==> flow/design.v <==
`timescale 1ns / 1ps
module apb_slave #(
   parameter DW = 32 ,   
   parameter AW = 5      
)
(
   input  logic pclk,  
   input  logic presetn,  
   input  logic [AW-1:0] i_paddr,  
   input  logic i_pwrite,  
   input  logic i_psel,  
   input  logic i_penable,  
   input  logic [DW-1:0] i_pwdata,  
   input  logic [(DW/8)-1:0] i_pstrb,   
   output logic [DW-1:0] o_prdata,  
   output logic o_pslverr,  
   output logic o_pready,  
   output logic o_hw_ctl,   
   input  logic i_hw_sts    
);
localparam SW = DW / 8;   
localparam ADDR_LSB = $clog2(DW/8);
localparam N_REG    = 2**(AW-ADDR_LSB);  
typedef enum logic [1:0] { 
   IDLE     = 2'b00, 
   W_ACCESS = 2'b01, 
   R_ACCESS = 2'b10 
} state_t;
state_t state_ff, nxt_state;
logic [DW-1:0] apb_reg[3];    
logic [AW-1-ADDR_LSB:0] paddr;
logic req_rd, req_wr;
logic [DW-1:0] read_data;
logic [DW-1:0] ro_reg3, ro_reg4;
logic wr_err;
assign req_rd = i_psel && ~i_pwrite;
assign req_wr = i_psel &&  i_pwrite;
assign paddr  = i_paddr [AW-1:ADDR_LSB];
assign ro_reg3 = 32'hDEAD_BEEF;
assign ro_reg4 = i_hw_sts;
assign o_hw_ctl = apb_reg[0];
assign wr_err = (req_wr && (paddr == 3 || paddr == 4));
assign o_pslverr = wr_err;
always_comb begin
   case (state_ff)
      IDLE: begin
         if (req_wr && i_penable) 
            nxt_state = W_ACCESS;
         else if (req_rd && i_penable) 
            nxt_state = R_ACCESS;
         else 
            nxt_state = IDLE;
      end
      W_ACCESS: nxt_state = IDLE;
      R_ACCESS: nxt_state = IDLE;
      default:  nxt_state = IDLE;
   endcase
end
always_ff @(posedge pclk or negedge presetn) begin   
   if (!presetn) begin      
      state_ff  <= IDLE;
   end   
   else begin       
      state_ff  <= nxt_state;
   end
end
always_ff @(posedge pclk or negedge presetn) begin   
   if (!presetn) begin      
      apb_reg[0] <= '0;
      apb_reg[1] <= '0;
      apb_reg[2] <= '0;
      read_data  <= '0;
   end   
   else if (req_wr && i_penable && !wr_err) begin
      case (paddr)
         0 : apb_reg[0] <= i_pwdata;
         1 : apb_reg[1] <= i_pwdata;
         2 : apb_reg[2] <= i_pwdata;
         default: ;
      endcase
   end
   else if (req_rd && i_penable) begin
      case (paddr)
         0 : read_data <= apb_reg[0];                     
         1 : read_data <= apb_reg[1];
         2 : read_data <= apb_reg[2];
         3 : read_data <= ro_reg3;
         4 : read_data <= ro_reg4;
         default : read_data <= '0;                
      endcase
   end
end
always_ff @(posedge pclk or negedge presetn) begin
   if (!presetn) begin
      o_pready  <= 1'b0;
      o_prdata  <= '0;
   end
   else begin
      case (state_ff)
         IDLE: o_pready <= 1'b0;
         W_ACCESS: o_pready <= 1'b1;
         R_ACCESS: begin
            o_prdata <= read_data;
            o_pready <= 1'b1;
         end
         default: o_pready <= 1'b0;
      endcase
   end
end
endmodule
Tool chain data of apb_slave
The steps from the RTL of apb_slave to its reports follow in flow order.
Line numbers count from 1 in the design file above.
Operators carry their Yosys type and port widths (W data, S select, Z words).
Library cell names are shortened.
{"block": "inputs", "design": "apb_slave", "clock": "pclk", "lib": "sky130hd", "corner": "tt_025C_1v80"}

Word-level counts
Yosys after proc, flatten, opt, wreduce and memory -nomap, before mapping. Enables and synchronous resets that opt folds into registers are not counted as muxes. Print and check cells are not counted. Equal cells are merged and count once.
{"block": "word_totals", "rom_bits": 0, "clocked_rd_ports_x_width": 0, "input_bits": 47, "mem_bits_rw": 0, "latchBits": 0, "memories": 0, "ff_bits": 163}
{"block": "classes", "cmp": 0, "n_reduce_logical": 15, "div": 0, "multipliers": 0, "eq_ne": 6, "shift": 0, "add_sub_neg": 0, "bitwise": 2, "n_mux": 5}
{"block": "op_table", "operator": "$pmux W32 S5", "count": 1}
{"block": "op_table", "operator": "$reduce_and A2 Y1", "count": 4}
{"block": "op_table", "operator": "$logic_and A1 B1 Y1", "count": 6}
{"block": "op_table", "operator": "$eq A3 B2 Y1 const B", "count": 2}
{"block": "op_table", "operator": "$mux W2", "count": 3}
{"block": "op_table", "operator": "$eq A3 B1 Y1 const B", "count": 1}
{"block": "op_table", "operator": "$eq A3 B3 Y1 const B", "count": 1}
{"block": "op_table", "operator": "$logic_not A3 Y1", "count": 1}
{"block": "op_table", "operator": "$not A1 Y1", "count": 2}
{"block": "op_table", "operator": "$eq A2 B1 Y1 const B", "count": 1}
{"block": "op_table", "operator": "$eq A2 B2 Y1 const B", "count": 1}
{"block": "op_table", "operator": "$logic_not A2 Y1", "count": 1}
{"block": "op_table", "operator": "$reduce_or A2 Y1", "count": 1}
{"block": "op_table", "operator": "$logic_or A1 B1 Y1", "count": 1}
{"block": "op_table", "operator": "$logic_not A1 Y1", "count": 1}
{"block": "op_table", "operator": "$mux W1", "count": 1}

Logic depth
Depth = most cells in a row (Yosys ltp): at word level without a register or memory, in the mapped netlist without a sequential cell, where the memories' decode and read muxes count.
{"block": "depth", "ltp_word": 7, "abc_area": 0, "depth_mapped": 5, "mapped_depth_nobuf": 3}

Synthesis result
Yosys stat after the flow's synthesis: flattened, memories mapped to cells. It holds for the ABC_AREA given above (unset counts as 0); a run with the other value may have another netlist.
{"block": "types", "type": "dfrtp_1", "count": 163, "area_total_um2": 4.08E+03}
{"block": "types", "type": "mux2_2", "count": 120, "area_total_um2": 1.35E+03}
{"block": "types", "type": "mux2_4", "count": 30, "area_total_um2": 450.432}
{"block": "types", "type": "o31ai_1", "count": 23, "area_total_um2": 172.666}
{"block": "types", "type": "o22ai_1", "count": 24, "area_total_um2": 150.144}
{"block": "types", "type": "nand2_1", "count": 25, "area_total_um2": 93.84}
{"block": "types", "type": "mux2i_1", "count": 9, "area_total_um2": 90.086}
{"block": "types", "type": "clkbuf_1", "count": 19, "area_total_um2": 71.318}
{"block": "types", "type": "a22o_1", "count": 8, "area_total_um2": 70.067}
{"block": "types", "type": "o2bb2ai_1", "count": 8, "area_total_um2": 70.067}
{"block": "types", "type": "buf_2", "count": 11, "area_total_um2": 55.053}
{"block": "types", "type": "buf_6", "count": 3, "area_total_um2": 33.782}
{"block": "types", "type": "dfstp_2", "count": 1, "area_total_um2": 26.275}
{"block": "types", "type": "nand2b_1", "count": 3, "area_total_um2": 18.768}
{"block": "types", "type": "nor2_1", "count": 5, "area_total_um2": 18.768}
{"block": "types", "type": "nor3b_2", "count": 1, "area_total_um2": 12.512}
{"block": "types", "type": "mux2_1", "count": 1, "area_total_um2": 11.261}
{"block": "types", "type": "nand3_1", "count": 2, "area_total_um2": 10.01}
Other cell types: 11; their cells: 13.
{"block": "mapped", "buf_cells": 35, "area_um2": 6859.1, "cells": 469, "ffs": 164, "seq_area_um2": 4105.2}

Timing after synthesis
Source: OpenSTA report_checks on the synthesized netlist (no wires, ideal clock, input and output delay 20% of the period each), path of least setup slack; recovery checks are left aside. Register names are those of the netlist, which keeps one name where synthesis merged equal registers.
{"block": "synth_timing", "path_type": "in2reg", "from": "input i_paddr[4]", "to": "register apb_reg[0][10]", "arrival_time_ns": 1.408, "driving_pins": 5, "t_first_pin_ns": 0.304, "delay_ns": 1.229, "setup_slack_ns": -0.013, "tclk_ns": 1.52, "input_delay_ns": 0.304, "period_less_setup_slack_ns": 1.533}
"delay_ns" is the arrival time less input delay plus setup time.
"driving_pins": output pins that drive a net of the path, with the launching flip-flop's if there is one; two outputs of one cell count as two.
"period_less_setup_slack_ns" = period - worst setup slack (recovery checks aside). The figure is calculated, with input and output delays left at 20% of the set period.
The rows between start and end are the longest chain of elaborated cells between them; the timing report does not say that the signal goes this way. Where chains are equally long, one stands for them.
Each line given opens the expression or statement behind the cell; cells for indexed reads and writes are added by Yosys, which also makes memories of some case tables.
{"block": "synth_via", "cell_sequence": "nand4b_1 > or3_1 > buf_2 > buf_6 > mux2_4", "elab_chain_len": 6, "cone_cells": 8, "cone_classes": "eq/ne: 2; reduce/logical: 6"}
{"block": "synth_rtl", "element": "from (decl)", "line": 9, "rtl": "input  logic [AW-1:0] i_paddr,"}
{"block": "synth_rtl", "element": "$eq A3 B2 Y1", "line": 42, "rtl": "assign wr_err = (req_wr && (paddr == 3 || paddr == 4));"}
{"block": "synth_rtl", "element": "$logic_or A1 B1 Y1", "line": 42}
{"block": "synth_rtl", "element": "$logic_and A1 B1 Y1", "line": 42}
{"block": "synth_rtl", "element": "$logic_not A1 Y1", "line": 74, "rtl": "else if (req_wr && i_penable && !wr_err) begin"}
{"block": "synth_rtl", "element": "$logic_and A1 B1 Y1", "line": 74}
{"block": "synth_rtl", "element": "$reduce_and A2 Y1"}
{"block": "synth_rtl", "element": "to (assign)", "line": 69, "rtl": "apb_reg[0] <= '0;"}
{"block": "synth_rtl", "element": "to (assign)", "line": 76, "rtl": "0 : apb_reg[0] <= i_pwdata;"}
{"block": "synth_rtl", "element": "to (decl)", "line": 30, "rtl": "logic [DW-1:0] apb_reg[3];"}

Worst path after layout
From the final timing report of entry A: the path of least setup slack in the routed layout; clock arrival at registers is part of the times.
{"block": "layout_timing", "path_type": "in2out", "from": "input i_paddr[3]", "to": "output o_pslverr", "t_first_pin_ns": 0.63, "input_delay_ns": 0.63, "setup_slack_ns": 0.31, "tclk_ns": 3.14, "arrival_time_ns": 2.20, "driving_pins": 5}
The rows between start and end are the longest chain of elaborated cells between them; the timing report does not say that the signal goes this way. Where chains are equally long, one stands for them.
{"block": "layout_via", "cell_sequence": "clkdlybuf4s50_1 > nand2_1 > o22ai_1 > and3_1 > clkdlybuf4s50_1", "elab_chain_len": 3, "cone_cells": 4, "cone_classes": "eq/ne: 2; reduce/logical: 2"}
{"block": "layout_rtl", "element": "from (decl)", "line": 9, "rtl": "input  logic [AW-1:0] i_paddr,"}
{"block": "layout_rtl", "element": "$eq A3 B2 Y1", "line": 42, "rtl": "assign wr_err = (req_wr && (paddr == 3 || paddr == 4));"}
{"block": "layout_rtl", "element": "$logic_or A1 B1 Y1", "line": 42}
{"block": "layout_rtl", "element": "$logic_and A1 B1 Y1", "line": 42}
{"block": "layout_rtl", "element": "to (decl)", "line": 16, "rtl": "output logic o_pslverr,"}

# Flow runs of apb_slave

2 stored runs of apb_slave in the flow (synthesis by Yosys, layout by OpenROAD, sky130hd cells), in arbitrary order. Constraints: input delay and output delay 20% of the set period each, output load 0.01 pF.
"period_less_ws_ns": clock period set for the run, less the worst setup slack. It is reckoned from that one timing run; input and output delays stay at 20% of the period that was set.
"worst_path_time_ns" means the part of the period allowed to the worst setup path (the constraints hold back 20% at inputs and 20% at outputs) less its slack; where the path has registers, the arrival times of their clocks count too.
"power.total_mw": no workload was simulated; the value follows from the tool's default switching activity.

Entry A
==> flow/run.sh <==
#!/bin/bash
# the make line also repeats the synthesis and layout settings of config.mk as NAME=value (left out here)
make -C /OpenROAD-flow-scripts/flow DESIGN_CONFIG=/design/flow/config.mk WORK_HOME=/design/flow/orfs CLKGATE_MAP_FILE= finish
==> flow/config.mk <==
export PLATFORM = sky130hd
export DESIGN_NAME = apb_slave
export DESIGN_NICKNAME = apb_slave
export VERILOG_FILES = /design/flow/design.v
export SDC_FILE = /design/flow/constraint.sdc
export NUM_CORES = 4
export LEC_CHECK = 0
export CAP_MARGIN = 40
export CELL_PAD_IN_SITES_DETAIL_PLACEMENT = 0
export CELL_PAD_IN_SITES_GLOBAL_PLACEMENT = 2
export CORE_MARGIN = 2
export CORE_UTILIZATION = 56
export CTS_CLUSTER_DIAMETER = 230
export PLACE_DENSITY_LB_ADDON = 0.19
export SETUP_SLACK_MARGIN = -0.15
export SLEW_MARGIN = 0
==> flow/constraint.sdc <==
create_clock -name core_clock -period 3.14 [get_ports {pclk}]
set_input_delay 0.6280 -clock core_clock [delete_from_list [all_inputs] [get_ports {pclk}]]
set_output_delay 0.6280 -clock core_clock [all_outputs]
set_load 0.01 [all_outputs]

==> results of entry A, as JSON <==
{
  "final_cell_area_um2": 8270.4,
  "synth_area_um2": 6859.1,
  "period_less_ws_ns": 2.829,
  "worst_path_time_ns": 1.57,
  "worst_path_kind": "in2out",
  "power.total_mw": 5.449,
  "tns_ns": 0.000,
  "setup_ws_ns": 0.311,
  "design_die_area_um2": 13149.2,
  "util_pct": 69.1
}

Entry B
==> flow/run.sh <==
#!/bin/bash
# the make line also repeats the synthesis and layout settings of config.mk as NAME=value (left out here)
make -C /OpenROAD-flow-scripts/flow DESIGN_CONFIG=/design/flow/config.mk WORK_HOME=/design/flow/orfs CLKGATE_MAP_FILE= finish
==> flow/config.mk <==
export PLATFORM = sky130hd
export DESIGN_NAME = apb_slave
export DESIGN_NICKNAME = apb_slave
export VERILOG_FILES = /design/flow/design.v
export SDC_FILE = /design/flow/constraint.sdc
export NUM_CORES = 4
export LEC_CHECK = 0
export ABC_AREA = 1
export CAP_MARGIN = 20
export CELL_PAD_IN_SITES_DETAIL_PLACEMENT = 1
export CELL_PAD_IN_SITES_GLOBAL_PLACEMENT = 0
export CORE_MARGIN = 9
export CORE_UTILIZATION = 67
export CTS_CLUSTER_SIZE = 93
export GPL_TIMING_DRIVEN = 1
export HOLD_SLACK_MARGIN = 0.15
export MIN_ROUTING_LAYER = met2
export PLACE_DENSITY = 0.87
export SLEW_MARGIN = 20
export TNS_END_PERCENT = 15
==> flow/constraint.sdc <==
create_clock -name core_clock -period 1.17 [get_ports {pclk}]
set_input_delay 0.2340 -clock core_clock [delete_from_list [all_inputs] [get_ports {pclk}]]
set_output_delay 0.2340 -clock core_clock [all_outputs]
set_load 0.01 [all_outputs]

==> results of entry B, as JSON <==
{
  "outcome": "did not finish, placement stopped with DPL-0033"
}
